==> flow/design.v <==
module ram_sv#(
  parameter int DEPTH       = 32,
  parameter int DATA_WIDTH  = 8,
  parameter int ADDR_WIDTH  = $clog2(DEPTH)
)(
  input  logic                  clk,
  input  logic                  we,
  input  logic                  en,
  input  logic [ADDR_WIDTH-1:0] addr,
  input  logic [DATA_WIDTH-1:0] di,
  output logic [DATA_WIDTH-1:0] dout
);
  logic [DATA_WIDTH-1:0] RAM [0:DEPTH-1];
  always_ff @(posedge clk) begin
    if (en) begin
      if (we) begin
        RAM[addr] <= di;         
      end else begin
        dout <= RAM[addr];       
      end
    end
  end
endmodule
# From RTL to reports: ram_sv
# The steps from the RTL of ram_sv to its reports follow in flow order.
# Line numbers count from 1 in the design file above.
# Operators carry their Yosys type and port widths (W data, S select, Z words).
# Library cell names are shortened.
# A cell with -- has no value.
# inputs
top	ram_sv
clock	clk
lib	sky130hd
corner	tt_025C_1v80

# Word-level counts
# Source: Yosys, flattened and elaborated, memories not mapped. Widths are those after wreduce. Registers that Yosys merges into a memory's read port (data or address) are not register bits. Print and check cells do not count. Equal cells are merged and count once.
# Memory sizes are those after Yosys's memory passes, which may raise the word count (mostly to a power of two), join words into wider ones and drop unused or constant bits.
# op_classes
n_addsub	0
n_mul	0
div	0
compare	0
eq_ne	0
shift	0
muxes	6
bitwise	1
n_reduce_logical	1
# op_table
operator	count
$mux W8	2
$mux W5	2
$reduce_and A2 Y1	1
$mux W1	2
$not A1 Y1	1
# bits
reg_bits	0
latch_bits	0
ram_bits	256
romBits	0
clocked_rd_ports_x_width	8
n_memories	1
out_inout_bits	8
# memory_table
memory	size	word_bits	rd	write_ports	line_no	source
RAM	32	8	1	1	13	logic [DATA_WIDTH-1:0] RAM [0:DEPTH-1];

# Depth
# Depth = most cells in a row (Yosys ltp): at word level without a register or memory, in the mapped netlist without a sequential cell, where the memories' decode and read muxes count.
# logic_depth
word_depth	2
abc_area	0
depth_mapped	7

# Netlist
# Source: synth_stat.txt of the flow (Yosys; design flattened, memories mapped). It holds for the ABC_AREA given above (unset counts as 0); a run with the other value may have another netlist.
# by_type
cell_type	count	type_area_um2
edfxtp_1	264	7.93E+03
mux2i_1	128	1.28E+03
o22ai_1	64	400.384
nor2_1	31	116.362
buf_2	21	105.101
nor4_1	16	100.096
nand4bb_1	5	56.304
nand2_1	13	48.797
nand4b_1	4	35.034
clkbuf_1	9	33.782
or4b_1	3	30.029
buf_6	2	22.522
nor3_1	4	20.019
or3b_2	2	17.517
nand3b_1	2	15.014
or4b_4	1	13.763
nand4_1	2	12.512
or3_1	2	12.512
# Not listed: further types 5, cells in them 7.
# synth_totals
cell_count	580
synth_area_um2	10289.9
seqArea_um2	7927.6
ff_cells	264
buffers	35

# Worst setup path after synthesis
# Source: OpenSTA report_checks on the synthesized netlist (no wires, ideal clock, input and output delay 20% of the period each), path of least setup slack; recovery checks are left aside. Register names are those of the netlist, which keeps one name where synthesis merged equal registers.
# synth_timing
kind	input port to flip-flop
startpoint	input port addr[1]
endpoint	memory RAM[27][0]
clock_period_ns	2.58
setup_ns	0.383
arrival_ns	2.015
setup_slack_ns	0.181
delay_ns	1.882
path_stages	5
n_path_buf	3
synth_period_reached_ns	2.399
# "delay_ns" = arrival - input delay + setup time.
# "path_stages" counts driving pins, that of a launching flip-flop among them; a cell with two outputs on the path counts twice.
# "synth_period_reached_ns" is the clock period less the worst setup slack; recovery checks do not enter. This is arithmetic on one report: input and output delays are still those of the set period (20% each).
# Between the ends stands the longest chain of elaborated cells between them, by number of cells; it is not shown to be the way that was timed. Of several equally long chains one is given.
# A line is the first line of the expression or statement that the cell stems from. Yosys adds cells for indexed reads and writes and turns some case tables into memories.
# synth_via
path_cell_list	clkbuf_1 -> buf_2 -> buf_2 -> nand4_1 -> nor3_1
elab_chain_cells	2
cells_between	2
lines_between	2
cone_classes	mux (2)
# synth_lines
element	line_no	source
start: declaration	9	input  logic [ADDR_WIDTH-1:0] addr,
$mux W5	16	if (we) begin
$mux W5	15	if (en) begin
end: declaration	13	logic [DATA_WIDTH-1:0] RAM [0:DEPTH-1];

# Timing after layout
# Path of least setup slack in the final report of job 1 (OpenROAD, finished layout, wires in). Where an end is a register, its clock arrival counts in the times.
# layout_timing
kind	input port to flip-flop
startpoint	input port addr[4]
endpoint	memory RAM[16][0]
clock_period_ns	2.9
setup_ns	0.35
arrival_ns	2.27
setup_slack_ns	0.79
path_stages	4
n_path_buf	2
# Between the ends stands the longest chain of elaborated cells between them, by number of cells; it is not shown to be the way that was timed. Of several equally long chains one is given.
# layout_via
path_cell_list	clkdlybuf4s50_1 -> buf_12 -> or3b_2 -> nor2_2
elab_chain_cells	2
cells_between	2
lines_between	2
cone_classes	mux (2)
# layout_lines
element	line_no	source
start: declaration	9	input  logic [ADDR_WIDTH-1:0] addr,
$mux W5	16	if (we) begin
$mux W5	15	if (en) begin
end: declaration	13	logic [DATA_WIDTH-1:0] RAM [0:DEPTH-1];

# Stored flow runs of ram_sv (2 of them; Yosys, OpenROAD, sky130hd). They differ in their settings and are not a sequence. Constraints: input delay and output delay 20% of the set period each, output load 0.01 pF.
# "worst_path_allowed_less_slack_ns" = time allowed to the worst setup path (clock period - input delay - output delay, where it has them) - its slack; a late launch clock adds to it, a late capture clock takes from it.
# "totalPower_mw" rests on the timing tool's default activity at the inputs, not on a simulated workload.
# Settings: . = not set for that run.
run name	period_ns	SETUP_SLACK_MARGIN	CAP_MARGIN	CORE_MARGIN	CORE_UTILIZATION	SLEW_MARGIN	PLACE_DENSITY_LB_ADDON	CELL_PAD_IN_SITES_GLOBAL_PLACEMENT	TNS_END_PERCENT	CTS_CLUSTER_DIAMETER	MIN_ROUTING_LAYER	MAX_ROUTING_LAYER	ys_area_um2	die_um2	final_cell_area_um2	fin_ws_ns	final_hold_ws_ns	totalPower_mw	worst_path_allowed_less_slack_ns	critical_path_kind
job 1	2.9	0.84	20	2	40	20	.	.	.	.	.	.	10289.9	27024.1	12155.4	0.790	0.768	7.849	1.53	input port to flip-flop
job 2	1.94	.	20	2	54	30	0.24	3	35	397	met1	met5	10289.9	20175.4	12527.0	0.042	0.547	11.863	1.51	input port to flip-flop
