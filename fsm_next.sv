==> flow/design.v <==
module fsm_next#(  parameter int PTR_WIDTH = 9
)(
  input  logic                  clk,
  input  logic                  rst_n,
  input  logic                  r_bit,
  input  logic                  w_bit,
  output logic                  full, 
  output logic                  empty, 
  output logic                  write_en,
  output logic                  en,
  output logic [PTR_WIDTH-1:0]  addr
);
  typedef enum logic [2:0] {
    IDLE  = 3'b001,
    WRITE = 3'b010,
    READ  = 3'b100
  } state_t;
(* fsm_encoding="user", fsm_safe_state = "default_state" *)
  state_t state, next_state;
  logic [PTR_WIDTH:0] w_ptr, r_ptr;
  logic [PTR_WIDTH:0] w_ptr_gray, r_ptr_gray;
  logic [PTR_WIDTH:0] next_w_ptr, next_r_ptr;
  assign next_w_ptr = w_ptr + 1'b1;
  assign next_r_ptr = r_ptr + 1'b1;
always_ff @(negedge clk) begin
  if (!rst_n) begin
    state <= IDLE; 
  end else begin
    state <= next_state;
  end
end
  always_comb begin
    next_state = state;
    unique case (state)
      IDLE  : next_state = (w_bit && !full)?   WRITE  : (r_bit && !empty) ? READ : IDLE;
      WRITE : next_state = (r_bit && !empty)?  READ   : IDLE;
      READ  : next_state = (w_bit && !full)?   WRITE  : IDLE;
      default: next_state = IDLE;
    endcase
  end
assign en = (state[1]) | (state[2]);  
assign write_en  = (state[1]) ;
 always_ff@(negedge clk) begin 
    if (!rst_n) begin
      w_ptr      <= 'h0;
      r_ptr      <= 'h0;
      addr       <= 'h0;
      w_ptr_gray <= 'h0;
      r_ptr_gray <= 'h0;end 
    else begin
    unique case(1'b1)
      next_state[1]: begin
         addr       <=  w_ptr;
         w_ptr      <= next_w_ptr;
         w_ptr_gray <= (next_w_ptr >> 1) ^ next_w_ptr;      
         end      
      next_state[2]: begin     
         addr       <=  r_ptr;
         r_ptr      <= next_r_ptr;
         r_ptr_gray <= (next_r_ptr >> 1) ^ next_r_ptr;             
         end 
      default:begin
         addr       <= 'h0;
         w_ptr      <= w_ptr;
         r_ptr      <= r_ptr;
         w_ptr_gray <= w_ptr_gray;
         r_ptr_gray <= r_ptr_gray; end                   
     endcase
     end   
 end
  assign full  = (w_ptr_gray ==
                 {~r_ptr_gray[PTR_WIDTH:PTR_WIDTH-1],
                   r_ptr_gray[PTR_WIDTH-2:0]});
  assign empty = (r_ptr_gray == w_ptr_gray);
endmodule
* Reports on fsm_next
The steps from the RTL of fsm_next to its reports follow in flow order. Line numbers count from 1 in the design file above. Library cell names are shortened. The mark n/a stands for no value.
Set-up: design top fsm_next, clock input clk, cell library sky130hd, library corner tt_025C_1v80

* Word-level counts
Yosys after proc, flatten, opt, wreduce and memory -nomap, before mapping. Enables and synchronous resets that opt folds into registers are not counted as muxes. Memory bits, and registers merged into a memory's read port (data or address), are not among the register bits. Print and check cells are not counted. Equal cells are merged and count once.
Operators by class: add/subtract/negate cells 2, equal/unequal tests 5, multiplexer cells 5, bitwise logic cells 4, reduce/logical cells 4
Operators by type and width (number):
- 10-bit by 1-bit adder with 10-bit output with constant B | 2
- 10-bit equality test | 2
- 9-bit by 10-bit XOR with 10-bit output | 2
- 9-bit case mux with 2-bit select | 1
- 3-bit case mux with 3-bit select | 1
- 3-bit two-way mux | 2
- 3-bit by 1-bit equality test with 1-bit output with constant B | 1
- 3-bit by 2-bit equality test with 1-bit output with constant B | 1
- 3-bit equality test with constant B | 1
- 1-bit logical AND | 2
- 1-bit logical NOT | 2
- 2-bit NOT | 1
- 2-bit two-way mux | 1
- 1-bit OR | 1
Storage and ports: register bits 52, bits of input ports 4, output and inout port bits 13

* Longest topological paths
Depth = most cells in a row (Yosys ltp): at word level without a register or memory, in the mapped netlist without a sequential cell, where the memories' decode and read muxes count.
Logic depth: depth in word-level cells 7, ABC_AREA 0, mapped depth 9

* After synthesis
Source: synth_stat.txt of the flow (Yosys; design flattened, memories mapped). It holds for the ABC_AREA given above (unset counts as 0); a run with the other value may have another netlist.
Mapped netlist: cell count 327, cell area after synthesis 2859.0 µm², area of sequential cells 1021.0 µm², flip-flop cells 51, buffer cells 30
Cells by type:
- dfxtp_1 | number 51, area in all 1.02E+03 µm²
- xnor2_1 | number 42, area in all 367.853 µm²
- mux2i_1 | number 17, area in all 170.163 µm²
- nand2_1 | number 38, area in all 142.637 µm²
- xor2_1 | number 11, area in all 96.342 µm²
- nor2b_1 | number 15, area in all 93.84 µm²
- o211a_1 | number 9, area in all 90.086 µm²
- and2_1 | number 14, area in all 87.584 µm²
- nand2b_1 | number 13, area in all 81.328 µm²
- a22oi_1 | number 9, area in all 67.565 µm²
- clkbuf_1 | number 17, area in all 63.811 µm²
- nand4_1 | number 9, area in all 56.304 µm²
- buf_2 | number 9, area in all 45.043 µm²
- buf_6 | number 4, area in all 45.043 µm²
- nor2_1 | number 11, area in all 41.29 µm²
- a21oi_1 | number 8, area in all 40.038 µm²
- and3_1 | number 5, area in all 31.28 µm²
- and4_1 | number 3, area in all 26.275 µm²
Other cell types: 21; their cells: 42.

Hand-over note for fsm_next

Stored flow runs of fsm_next (2 of them; Yosys, OpenROAD, sky130hd). They differ in their settings and are not a sequence. Constraints: input delay and output delay 20% of the set period each, output load 0.01 pF.
"total design power" is the tool's figure for a default switching activity; nothing was simulated.

[run 1] flow files
==> flow/run.sh <==
#!/bin/bash
# the make line also repeats the synthesis and layout settings of config.mk as NAME=value (left out here)
make -C /OpenROAD-flow-scripts/flow DESIGN_CONFIG=/design/flow/config.mk WORK_HOME=/design/flow/orfs CLKGATE_MAP_FILE= finish
==> flow/config.mk <==
export PLATFORM = sky130hd
export DESIGN_NAME = fsm_next
export DESIGN_NICKNAME = fsm_next
export VERILOG_FILES = /design/flow/design.v
export SDC_FILE = /design/flow/constraint.sdc
export NUM_CORES = 4
export LEC_CHECK = 0
export CAP_MARGIN = 20
export CORE_ASPECT_RATIO = 0.51
export CORE_MARGIN = 2
export CORE_UTILIZATION = 60
export CTS_CLUSTER_DIAMETER = 200
export MAX_ROUTING_LAYER = met4
export PLACE_DENSITY_LB_ADDON = 0.01
export SETUP_SLACK_MARGIN = 1.48
export SLEW_MARGIN = 20
==> flow/constraint.sdc <==
create_clock -name core_clock -period 5.73 [get_ports {clk}]
set_input_delay 1.1460 -clock core_clock [delete_from_list [all_inputs] [get_ports {clk}]]
set_output_delay 1.1460 -clock core_clock [all_outputs]
set_load 0.01 [all_outputs]

[run 1] result: standard-cell area after routing 4195.3 µm²; lowest hold slack 0.527 ns; utilization after layout 94.4 %; die area 5364.7 µm²; Yosys chip area after synthesis 2859.0 µm²; smallest setup slack 0.092 ns; total negative slack on setup checks 0.000 ns; total design power 1420 µW

[run 2] flow files
==> flow/run.sh <==
#!/bin/bash
# the make line also repeats the synthesis and layout settings of config.mk as NAME=value (left out here)
make -C /OpenROAD-flow-scripts/flow DESIGN_CONFIG=/design/flow/config.mk WORK_HOME=/design/flow/orfs CLKGATE_MAP_FILE= finish
==> flow/config.mk <==
export PLATFORM = sky130hd
export DESIGN_NAME = fsm_next
export DESIGN_NICKNAME = fsm_next
export VERILOG_FILES = /design/flow/design.v
export SDC_FILE = /design/flow/constraint.sdc
export NUM_CORES = 4
export LEC_CHECK = 0
export ABC_AREA = 0
export CAP_MARGIN = 20
export CELL_PAD_IN_SITES_GLOBAL_PLACEMENT = 0
export CORE_ASPECT_RATIO = 1.54
export CORE_MARGIN = 2
export CORE_UTILIZATION = 68
export CTS_CLUSTER_SIZE = 44
export GPL_TIMING_DRIVEN = 1
export MAX_ROUTING_LAYER = met5
export MIN_ROUTING_LAYER = met2
export PLACE_DENSITY = 0.67
export SETUP_SLACK_MARGIN = 0.22
export SLEW_MARGIN = 40
export TNS_END_PERCENT = 80
==> flow/constraint.sdc <==
create_clock -name core_clock -period 4.8 [get_ports {clk}]
set_input_delay 0.9600 -clock core_clock [delete_from_list [all_inputs] [get_ports {clk}]]
set_output_delay 0.9600 -clock core_clock [all_outputs]
set_load 0.01 [all_outputs]

[run 2] result: stopped before the end: routing reported DPL-0038

End of note.
